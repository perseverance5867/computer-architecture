==> flow/design.v <==
module Data_Memory (
    clk_i,
    memAddr_i,           
    memData_i,           
    control_i,
    memData_o            
);
input   clk_i;
input   [3:0]  control_i;
input   [31:0]  memAddr_i;
input   [31:0]  memData_i;
output  [31:0]  memData_o;
reg     [7:0]   memory[0:31];   
wire memRead, memWrite;
assign memRead = ((control_i == 4'b0000))? 1'b0:  
                 ((control_i == 4'b0001))? 1'b0:  
                 ((control_i == 4'b0010))? 1'b0:  
                 ((control_i == 4'b0011))? 1'b0:  
                 ((control_i == 4'b0100))? 1'b0:  
                 ((control_i == 4'b0101))? 1'b0:  
                 ((control_i == 4'b0110))? 1'b1:  
                 ((control_i == 4'b0111))? 1'b0:  
                 ((control_i == 4'b1000))? 1'b0:  
                 {1'b0};
assign memWrite = ((control_i == 4'b0000))? 1'b0:  
                  ((control_i == 4'b0001))? 1'b0:  
                  ((control_i == 4'b0010))? 1'b0:  
                  ((control_i == 4'b0011))? 1'b0:  
                  ((control_i == 4'b0100))? 1'b0:  
                  ((control_i == 4'b0101))? 1'b0:  
                  ((control_i == 4'b0110))? 1'b0:  
                  ((control_i == 4'b0111))? 1'b1:  
                  ((control_i == 4'b1000))? 1'b0:  
                  {1'b0};
assign memData_o = (memRead)? memory[memAddr_i]:0;
always @(posedge clk_i) begin
  if (memWrite)
    memory[memAddr_i] <= memData_i;
end
endmodule
Tool chain data of Data_Memory
What the tools print for Data_Memory, step after step.
Lines are those of the file above, counted from 1.
Cell names lack the library's common part.
{ "inputs": {"top_module": "Data_Memory", "clock": "clk_i", "library": "sky130hd", "lib_corner": "tt_025C_1v80"} }

Word level
Counts by Yosys on the flattened word-level netlist (proc, flatten, opt, wreduce; memories kept). Register bits leave out memories and registers merged into their read ports (data or address); mux counts leave out enables and synchronous resets folded into registers. Print and check cells are left out. Cells with the same type and inputs are merged into one.
Yosys's memory passes give these memory sizes; they may raise the number of words (mostly to a power of two), join words into wider ones and drop unused or constant bits.
{ "word_totals": {"register_bits": 0, "latchBits": 0, "ramBits": 256, "romBits": 0, "clocked_rd_ports_x_width": 0, "mem_count": 1, "inputBits": 69, "elab_cells": 28} }
{ "memory_table": {"columns": ["memory", "words", "width", "rd", "wr", "line_no", "source"], "rows": [
  ["memory", 32, 8, 1, 1, 13, "reg     [7:0]   memory[0:31];"]
]} }
{ "classes": {"n_addsub": 0, "multipliers": 0, "n_div": 0, "compare": 0, "equal": 7, "n_shift": 0, "n_mux": 19, "n_logic": 0, "reduce_and_logical": 1} }
{ "op_table": {"columns": ["op", "count"], "rows": [
  ["4-bit by 3-bit equality test with 1-bit output (second input constant)", 4],
  ["1-bit two-way mux", 16],
  ["8-bit two-way mux", 2],
  ["4-bit by 2-bit equality test with 1-bit output (second input constant)", 2],
  ["5-bit two-way mux", 1],
  ["4-bit by 1-bit equality test with 1-bit output (second input constant)", 1],
  ["4-bit logical NOT", 1]
]} }

Logic depth
Longest topological path by Yosys (ltp), each cell counted once; first at word level (registers and memories cut), then after technology mapping (sequential cells cut; the memories' decode and read muxes count).
{ "depth": {"depth_word": 10, "abc_area": 0, "depth_mapped": 9, "ltp_nobuf": 4} }

Synthesis result
Source: synth_stat.txt of the flow (Yosys; design flattened, memories mapped). It holds for the ABC_AREA given above (unset counts as 0); a run with the other value may have another netlist.
Totals and module areas in this step are rounded.
{ "synth_totals": {"cell_count": 541, "synth_area_um2": 10500, "seq_area_um2": 7690, "flip_flops": 256} }
{ "types": {"columns": ["cell_type", "count"], "rows": [
  ["edfxtp_1", 256],
  ["mux4_2", 27],
  ["mux4_1", 19],
  ["mux2i_1", 39],
  ["buf_4", 26],
  ["nor2_1", 40],
  ["buf_12", 4],
  ["buf_2", 12],
  ["a22oi_1", 6],
  ["a2111oi_0", 5],
  ["nor2b_1", 7],
  ["nand3_1", 8],
  ["a211oi_1", 5],
  ["buf_6", 3],
  ["nand2_1", 9],
  ["o22ai_1", 5],
  ["nor4b_1", 3],
  ["nand4_1", 4]
]} }
Other cell types: 35; their cells: 63.

Timing after synthesis
Source: OpenSTA report_checks on the synthesized netlist (no wires, ideal clock, input and output delay 20% of the period each), path of least setup slack; recovery checks are left aside. Register names are those of the netlist, which keeps one name where synthesis merged equal registers.
{ "synth_path": {"path_kind": "input-to-output", "startpoint": "input memAddr_i[0]", "endpoint": "output memData_o[5]", "period_ns": 2.23, "launch_ns": 0.446, "arrival_time_ns": 1.894, "required_time_ns": 1.784, "setup_slack_ns": -0.110, "delay_ns": 1.448, "path_stages": 8, "n_path_buf": 4, "synth_period_reached_ns": 2.34} }
"delay_ns" is the arrival time less input delay plus setup time.
At an output port there is no setup time.
"path_stages" counts driving pins, that of a launching flip-flop among them; a cell with two outputs on the path counts twice.
"synth_period_reached_ns" = period - worst setup slack (recovery checks aside). The figure is calculated, with input and output delays left at 20% of the set period.
The rows between start and end are the longest chain of elaborated cells between them; the timing report does not say that the signal goes this way. Where chains are equally long, one stands for them.
A line is the first line of the expression or statement that the cell stems from. Yosys adds cells for indexed reads and writes and turns some case tables into memories.
The chain passes a memory read, where the word-level depth is cut; so it can be longer than that depth.
{ "synth_between": {"path_cell_list": "buf_6 -> buf_12 -> buf_12 -> buf_12 -> mux2i_1 -> a22oi_1 -> nand4_1 -> a2111oi_1", "elab_chain_len": 2} }
{ "synth_rtl": {"columns": ["item", "line_no", "source"], "rows": [
  ["start, declared", 10, "input   [31:0]  memAddr_i;"],
  ["memory 32 x 8 bit", 13, "reg     [7:0]   memory[0:31];"],
  ["8-bit two-way mux", 35, "assign memData_o = (memRead)? memory[memAddr_i]:0;"],
  ["end, declared", 12, "output  [31:0]  memData_o;"]
]} }

Timing after layout
From the final timing report of run A: the path of least setup slack in the routed layout; clock arrival at registers is part of the times.
{ "layout_path": {"path_kind": "input-to-output", "startpoint": "input memAddr_i[0]", "endpoint": "output memData_o[3]", "period_ns": 2.66, "launch_ns": 0.53, "arrival_time_ns": 2.32, "required_time_ns": 2.13, "setup_slack_ns": -0.20, "path_stages": 10, "n_path_buf": 6} }
The rows between start and end are the longest chain of elaborated cells between them; the timing report does not say that the signal goes this way. Where chains are equally long, one stands for them.
The chain passes a memory read, where the word-level depth is cut; so it can be longer than that depth.
{ "layout_between": {"path_cell_list": "buf_12 -> buf_12 -> buf_12 -> buf_12 -> buf_12 -> mux2i_1 -> a22oi_1 -> nand4_1 -> a311oi_2 -> buf_2", "elab_chain_len": 2} }
{ "layout_rtl": {"columns": ["item", "line_no", "source"], "rows": [
  ["start, declared", 10, "input   [31:0]  memAddr_i;"],
  ["memory 32 x 8 bit", 13, "reg     [7:0]   memory[0:31];"],
  ["8-bit two-way mux", 35, "assign memData_o = (memRead)? memory[memAddr_i]:0;"],
  ["end, declared", 12, "output  [31:0]  memData_o;"]
]} }

Ticket comment

Settings and measured results of 2 stored flow runs for module Data_Memory (sky130hd), not sorted in any way. The constraints put input and output delay at 20% of the set period each and load the outputs with 0.01 pF.
By "achieved clock period" is meant the clock period of the run minus its worst setup slack. This is arithmetic on one report: input and output delays are still those of the set period (20% each).
Measured values are rounded.

==> run A: settings <==
{ "period_ns": 2.66, "CORE_UTILIZATION": 51, "SETUP_SLACK_MARGIN": -0.08, "PLACE_DENSITY_LB_ADDON": 0.26, "CORE_ASPECT_RATIO": 0.71, "CELL_PAD_IN_SITES_DETAIL_PLACEMENT": 0, "ABC_AREA": 0, "GPL_TIMING_DRIVEN": 0, "CAP_MARGIN": 30, "CORE_MARGIN": 2, "SLEW_MARGIN": 20 }
==> run A: results <==
post-synthesis cell area: 10500 um2
area of the die: 21700 um2
post-route utilization: 62.0%
lowest setup slack: -0.196 ns
worst hold slack in the final report: 0.600 ns
achieved clock period: 2.856 ns

==> run B: settings <==
{ "period_ns": 4.25, "CORE_UTILIZATION": 60, "SETUP_SLACK_MARGIN": -0.23, "PLACE_DENSITY_LB_ADDON": 0.23, "ABC_AREA": 1, "GPL_TIMING_DRIVEN": 1, "CAP_MARGIN": 35, "MAX_ROUTING_LAYER": "met5", "CORE_MARGIN": 2, "SLEW_MARGIN": 20 }
==> run B: results <==
post-synthesis cell area: 10800 um2
area of the die: 19000 um2
post-route utilization: 69.6%
lowest setup slack: 0.126 ns
worst hold slack in the final report: 1.20 ns
achieved clock period: 4.124 ns
